==> flow/design.v <==
module random (clk, reset_n, random, rnd_ready);
  input clk, reset_n;
  output reg [13:0] random;
  output reg rnd_ready;
  wire xnor_taps, and_allbits, feedback;
  reg [13:0] reg_values;
  reg enable = 1;
  always @(posedge clk, negedge reset_n) begin
    if(!reset_n) begin
      reg_values <= 14'b11111111111111;
      enable <= 1;
      rnd_ready <= 0;
    end 
    else begin
      if(enable) begin
        reg_values[13] = reg_values[0];
        reg_values[12:5] = reg_values[13:6];
        reg_values[4] <= reg_values[0] ^ reg_values[5];
        reg_values[3] = reg_values[4];
        reg_values[2] <= reg_values[0] ^ reg_values[3];
        reg_values[1] = reg_values[2];  
        reg_values[0] <= reg_values[0] ^ reg_values[1];
        if((reg_values <= 5000) && (reg_values >= 1000)) begin
          rnd_ready <= 1;
          random <= reg_values;
        end
      end
    end
  end
endmodule
Tool chain data of random
What the tools print for random, step after step.
Line numbers count from 1 in the design file above.
Cell names lack the library's common part.
Not given: --
Set-up
  top: random
  clock: clk
  cell library: sky130hd
  corner: tt_025C_1v80

Word level
Source: Yosys, flattened and elaborated, memories not mapped. Widths are those after wreduce. Registers that Yosys merges into a memory's read port (data or address) are not register bits. Print and check cells do not count. Equal cells are merged and count once.
Bit counts
  bits of input ports: 2
  flip-flop bits (word level): 25
  cells after elaboration: 13
  output and inout port bits: 15
Cells by class
  reductions and logical operators: 2
  bitwise operators: 3
  $lt $le $gt $ge: 2
Operators by type and width (count)
  greater-or-equal comparator 14 x 10 -> 1 bit with constant B: 1
  less-or-equal comparator 14 x 13 -> 1 bit with constant B: 1
  bitwise XOR 1 bit: 3
  AND reduction 2 bit: 1
  logical AND 1 bit: 1

Longest topological paths
Depth = most cells in a row (Yosys ltp): at word level without a register or memory, in the mapped netlist without a sequential cell, where the memories' decode and read muxes count.
Depth
  word-level depth: 3
  ABC_AREA: 0
  mapped depth: 3
  mapped depth without buffers: 2

After synthesis
Source: synth_stat.txt of the flow (Yosys; design flattened, memories mapped). It holds for the ABC_AREA given above (unset counts as 0); a run with the other value may have another netlist.
Cells by type
  edfxtp_1: count 10, area in all 300.288 um^2
  dfstp_2: count 10, area in all 262.752 um^2
  buf_4: count 4, area in all 30.029 um^2
  xor2_1: count 3, area in all 26.275 um^2
  dfrtp_1: count 1, area in all 25.024 um^2
  o221ai_2: count 1, area in all 15.014 um^2
  buf_6: count 1, area in all 11.261 um^2
  nand4b_1: count 1, area in all 8.758 um^2
  o32ai_1: count 1, area in all 8.758 um^2
  inv_1: count 2, area in all 7.507 um^2
  nand3b_1: count 1, area in all 7.507 um^2
  nand4_1: count 1, area in all 6.256 um^2
  nor2_1: count 1, area in all 3.754 um^2
Mapped netlist
  flip-flop cells: 21
  cells in the netlist: 37
  area of sequential cells: 588.1 um^2
  buffer cells: 5
  synthesis area: 713.2 um^2

Worst setup path after synthesis
Path of least setup slack by OpenSTA after synthesis, without wires, with an ideal clock, recovery checks aside; 20% of the period is set as input and as output delay. Where synthesis merged equal registers, the netlist keeps one of their names.
Timing after synthesis
  path type: reg2reg
  start point: reg reg_values[11]
  end point: reg random[0]
  period: 1980 ps
  setup time: 395 ps
  slack: 138 ps
  delay of the path: 1842 ps
  required time: 1585 ps
  path buffers: 0
  time at the first pin: 0 ps
  stages: 3
  arrival: 1447 ps
  synthesis period reached: 1842 ps
"delay of the path" = arrival - input delay + setup time.
"stages" counts driving pins, that of a launching flip-flop among them; a cell with two outputs on the path counts twice.
"synthesis period reached" is the clock period less the worst setup slack; recovery checks do not enter. This is arithmetic on one report: input and output delays are still those of the set period (20% each).
Between the ends stands the longest chain of elaborated cells between them, by number of cells; it is not shown to be the way that was timed. Of several equally long chains one is given.
Each line given opens the expression or statement behind the cell; cells for indexed reads and writes are added by Yosys, which also makes memories of some case tables.
Between the ends, after synthesis
  cells stage by stage: dfstp_2 nor2_1 o32ai_1
  cells in the longest elaborated chain: 3
  elaborated cells between the ends (all ways): 4
  RTL lines with such cells: 1
  classes of those cells: 2 x compare; 2 x reduce/logical
RTL lines, path after synthesis
  start: assignment: line 10  | reg_values <= 14'b11111111111111;
  start: assignment: line 17  | reg_values[12:5] = reg_values[13:6];
  less-or-equal comparator 14 x 13 -> 1 bit: line 23  | if((reg_values <= 5000) && (reg_values >= 1000)) begin
  logical AND 1 bit: line 23
  AND reduction 2 bit
  end: assignment: line 25  | random <= reg_values;
  end: declaration: line 3  | output reg [13:0] random;

Timing after layout
Path of least setup slack in the final report of entry A (OpenROAD, finished layout, wires in). Where an end is a register, its clock arrival counts in the times.
The path's times are printed in steps of 10 ps; the period is the one set.
Timing after layout
  path type: reg2reg
  start point: reg reg_values[9]
  end point: reg random[5]
  required time: 1400 ps
  time at the first pin: 290 ps
  path buffers: 1
  setup time: 270 ps
  arrival: 1390 ps
  slack: 0 ps
  stages: 4
  period: 1380 ps
Between the ends stands the longest chain of elaborated cells between them, by number of cells; it is not shown to be the way that was timed. Of several equally long chains one is given.
Between the ends, after layout
  cells stage by stage: dfstp_2 nand4_1 o32ai_4 buf_6
  cells in the longest elaborated chain: 3
  elaborated cells between the ends (all ways): 4
  RTL lines with such cells: 1
  classes of those cells: 2 x compare; 2 x reduce/logical
RTL lines, path after layout
  start: assignment: line 10  | reg_values <= 14'b11111111111111;
  start: assignment: line 17  | reg_values[12:5] = reg_values[13:6];
  less-or-equal comparator 14 x 13 -> 1 bit: line 23  | if((reg_values <= 5000) && (reg_values >= 1000)) begin
  logical AND 1 bit: line 23
  AND reduction 2 bit
  end: assignment: line 25  | random <= reg_values;
  end: declaration: line 3  | output reg [13:0] random;

==> runs of random <==
Measured data: module random, platform sky130hd, 2 stored runs of the flow under differing settings, order arbitrary. Input and output delays are each 20% of the period that was set; the output load is 0.01 pF.
By "achieved clock period" is meant the clock period of the run minus its worst setup slack. This is arithmetic on one report: input and output delays are still those of the set period (20% each).
By "worst setup path time" is meant the share of the clock period that the worst setup path is allowed (20% is reserved at inputs, 20% at outputs), minus its slack. Clock arrival times at its registers enter into it.
"power" is the tool's figure for a default switching activity; nothing was simulated.
"worst setup path time" is known to 10 ps.
[entry A] settings: period_ns=1.38, CORE_UTILIZATION=23, CORE_ASPECT_RATIO=0.95, TNS_END_PERCENT=95, GPL_TIMING_DRIVEN=0, SLEW_MARGIN=20, MIN_ROUTING_LAYER=met1, CAP_MARGIN=20, CORE_MARGIN=2
[entry A] result: chip area after synthesis (Yosys) 713.2 um^2, die area 3562.3 um^2, standard-cell area of the final layout 997.2 um^2, utilization 34.1%, worst setup slack after layout 5 ps, total negative slack 0 ps, power 948 µW, achieved clock period 1375 ps, worst setup path time 1380 ps, worst setup path kind reg2reg
[entry B] settings: period_ns=2.02, CORE_UTILIZATION=47, CAP_MARGIN=20, CORE_MARGIN=2, SLEW_MARGIN=20
[entry B] result: chip area after synthesis (Yosys) 713.2 um^2, die area 1845.1 um^2, standard-cell area of the final layout 902.1 um^2, utilization 61.3%, worst setup slack after layout 416 ps, total negative slack 0 ps, power 640.3 µW, achieved clock period 1604 ps, worst setup path time 1200 ps, worst setup path kind reg2out
